==> flow/design.v <==
`timescale 1ns / 1ps
module RandomNumberGenerator(
    input logic reset,
    input logic clk,
    output logic [3:0]movement
    );
    logic feedback;
    logic [15:0]register;
    assign feedback = register[15] ^ register[14] ^ register[12] ^ register[2];
    always_ff@(posedge clk)
    begin
        if(reset)
            register <= 16'h0001;
        else
            register <= {register[14:0], feedback};
    end
    assign movement = register[3:0];
endmodule
# Reports on RandomNumberGenerator

The steps from the RTL of RandomNumberGenerator to its reports follow in flow order.
Line numbers count from 1 in the design file above.
Operators: Yosys type, input widths -> output width; for muxes data width and select width s.
Cell names lack the library's common part.
A cell with - has no value.

Top module: RandomNumberGenerator
Clock input: clk
Library: sky130hd
Corner: tt_025C_1v80

# Word-level counts

Yosys after proc, flatten, opt, wreduce and memory -nomap, before mapping. Enables and synchronous resets that opt folds into registers are not counted as muxes. Memory bits, and registers merged into a memory's read port (data or address), are not among the register bits. Print and check cells are not counted. Equal cells are merged and count once.

Flip-flop bits (word level): 16
Input bits: 2
Cells after elaboration: 4

Bitwise logic cells: 3

Operator list:

| cell        | number |
| $xor 1x1->1 | 3 |

# Logic depth

Yosys ltp: most cells in a row. Word level: on the elaborated netlist, between registers, memories and ports. Mapped: between sequential cells and ports; inverters and the memories' decode and read muxes count.

Depth in word-level cells: 3
ABC_AREA: 0
Depth in mapped cells: 3

# After synthesis

Source: synth_stat.txt of the flow (Yosys; design flattened, memories mapped). It holds for the ABC_AREA given above (unset counts as 0); a run with the other value may have another netlist.
Totals and module areas in this step are rounded.

Cell types:

| cell type | number | total area (um^2) |
| dfxtp_1   | 16     | 320.307 |
| nor2b_1   | 14     | 87.584 |
| buf_4     | 5      | 37.536 |
| xor2_1    | 2      | 17.517 |
| nor2b_2   | 1      | 8.758 |
| xnor2_1   | 1      | 8.758 |
| nand2b_1  | 1      | 6.256 |

Standard cells after synthesis: 40
Chip area (Yosys): 487 um^2
Mapped flip-flops: 16

# Path before layout

Source: OpenSTA report_checks on the synthesized netlist (no wires, ideal clock, input and output delay 20% of the period each), path of least setup slack; recovery checks are left aside. Register names are those of the netlist, which keeps one name where synthesis merged equal registers.

Path type: register -> register
From: register register[2]
To: register register[0]
Clock period: 1.28 ns
Library setup time: 0.117 ns
Launch time at the first pin: 0.000 ns
Arrival time: 0.674 ns
Data required time: 1.163 ns
Path slack: 0.489 ns
Path delay: 0.791 ns
Driving pins on the path: 4
Path buffers: 0
Synthesis period reached: 0.791 ns

"path delay" = arrival - input delay + setup time.
"driving pins on the path" counts driving pins, that of a launching flip-flop among them; a cell with two outputs on the path counts twice.
"synthesis period reached" = period - worst setup slack (recovery checks aside). The figure is calculated, with input and output delays left at 20% of the set period.
Between the ends stands the longest chain of elaborated cells between them, by number of cells; it is not shown to be the way that was timed. Of several equally long chains one is given.
Each line given opens the expression or statement behind the cell; cells for indexed reads and writes are added by Yosys, which also makes memories of some case tables.

Path through: dfxtp_1 -> xor2_1 -> xnor2_1 -> nand2b_1
Length of the longest elaborated chain: 1
Elaborated cells between the ends (all ways): 1
Those cells by class: logic: 1

RTL lines, path after synthesis:

| element            | line | RTL |
| start: declaration | 8    | `logic [15:0]register;` |
| start: assignment  | 13   | `register <= 16'h0001;` |
| start: assignment  | 15   | `register <= {register[14:0], feedback};` |
| $xor 1x1->1        | 9    | `assign feedback = register[15] ^ register[14] ^ register[12] ^ register[2];` |
| end: assignment    | 13   |  |
| end: assignment    | 15   |  |
| end: declaration   | 8    |  |

# Timing after layout

From the final timing report of run 2: the path of least setup slack in the routed layout; clock arrival at registers is part of the times.

Path type: register -> output
From: register register[2]
To: output movement[2]
Clock period: 1.57 ns
External output delay: 0.31 ns
Launch time at the first pin: 0.28 ns
Arrival time: 1.18 ns
Data required time: 1.26 ns
Path slack: 0.07 ns
Driving pins on the path: 2
Path buffers: 1

Path through: dfxtp_2 -> clkdlybuf4s50_1
Length of the longest elaborated chain: 0
Elaborated cells between the ends (all ways): 0

RTL lines, path after layout:

| element            | line | RTL |
| start: declaration | 8    | `logic [15:0]register;` |
| start: assignment  | 13   | `register <= 16'h0001;` |
| start: assignment  | 15   | `register <= {register[14:0], feedback};` |
| end: declaration   | 5    | `output logic [3:0]movement` |

# Flow runs of RandomNumberGenerator

RandomNumberGenerator through Yosys and OpenROAD on sky130hd: 2 stored runs, unordered, with their settings and measured results. The constraints put input and output delay at 20% of the set period each and load the outputs with 0.01 pF.
"period reached" means the clock period less the worst setup slack. The figure is calculated, with input and output delays left at 20% of the set period.
"allowed time less slack (worst setup path)": the worst setup path's part of the clock period (all of it between registers, 20% less for each end at a port) less its slack. A launch clock that arrives late makes it longer, a capture clock that arrives late makes it shorter.
The results are shown rounded.

## Run 1

==> flow/run.sh <==
#!/bin/bash
# the make line also repeats the synthesis and layout settings of config.mk as NAME=value (left out here)
make -C /OpenROAD-flow-scripts/flow DESIGN_CONFIG=/design/flow/config.mk WORK_HOME=/design/flow/orfs CLKGATE_MAP_FILE= finish
==> flow/config.mk <==
export PLATFORM = sky130hd
export DESIGN_NAME = RandomNumberGenerator
export DESIGN_NICKNAME = RandomNumberGenerator
export VERILOG_FILES = /design/flow/design.v
export SDC_FILE = /design/flow/constraint.sdc
export NUM_CORES = 4
export LEC_CHECK = 0
export CAP_MARGIN = 20
export CORE_ASPECT_RATIO = 1.73
export CORE_MARGIN = 5
export CORE_UTILIZATION = 67
export CTS_CLUSTER_DIAMETER = 89
export HOLD_SLACK_MARGIN = 0.21
export MAX_ROUTING_LAYER = met5
export SLEW_MARGIN = 20
==> flow/constraint.sdc <==
create_clock -name core_clock -period 1.19 [get_ports {clk}]
set_input_delay 0.2380 -clock core_clock [delete_from_list [all_inputs] [get_ports {clk}]]
set_output_delay 0.2380 -clock core_clock [all_outputs]
set_load 0.01 [all_outputs]

Run 1: not finished: floorplanning ended with error PDN-0185

## Run 2

==> flow/run.sh <==
#!/bin/bash
# the make line also repeats the synthesis and layout settings of config.mk as NAME=value (left out here)
make -C /OpenROAD-flow-scripts/flow DESIGN_CONFIG=/design/flow/config.mk WORK_HOME=/design/flow/orfs CLKGATE_MAP_FILE= finish
==> flow/config.mk <==
export PLATFORM = sky130hd
export DESIGN_NAME = RandomNumberGenerator
export DESIGN_NICKNAME = RandomNumberGenerator
export VERILOG_FILES = /design/flow/design.v
export SDC_FILE = /design/flow/constraint.sdc
export NUM_CORES = 4
export LEC_CHECK = 0
export CAP_MARGIN = 20
export CORE_MARGIN = 2
export CORE_UTILIZATION = 40
export SLEW_MARGIN = 20
==> flow/constraint.sdc <==
create_clock -name core_clock -period 1.57 [get_ports {clk}]
set_input_delay 0.3140 -clock core_clock [delete_from_list [all_inputs] [get_ports {clk}]]
set_output_delay 0.3140 -clock core_clock [all_outputs]
set_load 0.01 [all_outputs]

| result of run 2 | value |
|---|---|
| chip area after synthesis (Yosys) | 487 um^2 |
| period reached | 1.497 ns |
| standard-cell area after layout | 554 um^2 |
| lowest hold slack | 0.454 ns |
| allowed time less slack (worst setup path) | 1.18 ns |
| worst setup path type | register -> output |
| worst setup slack after layout | 0.073 ns |
| total negative slack on setup checks | 0.000 ns |
| area inside the die boundary | 1510 um^2 |
| utilization | 49.2% |
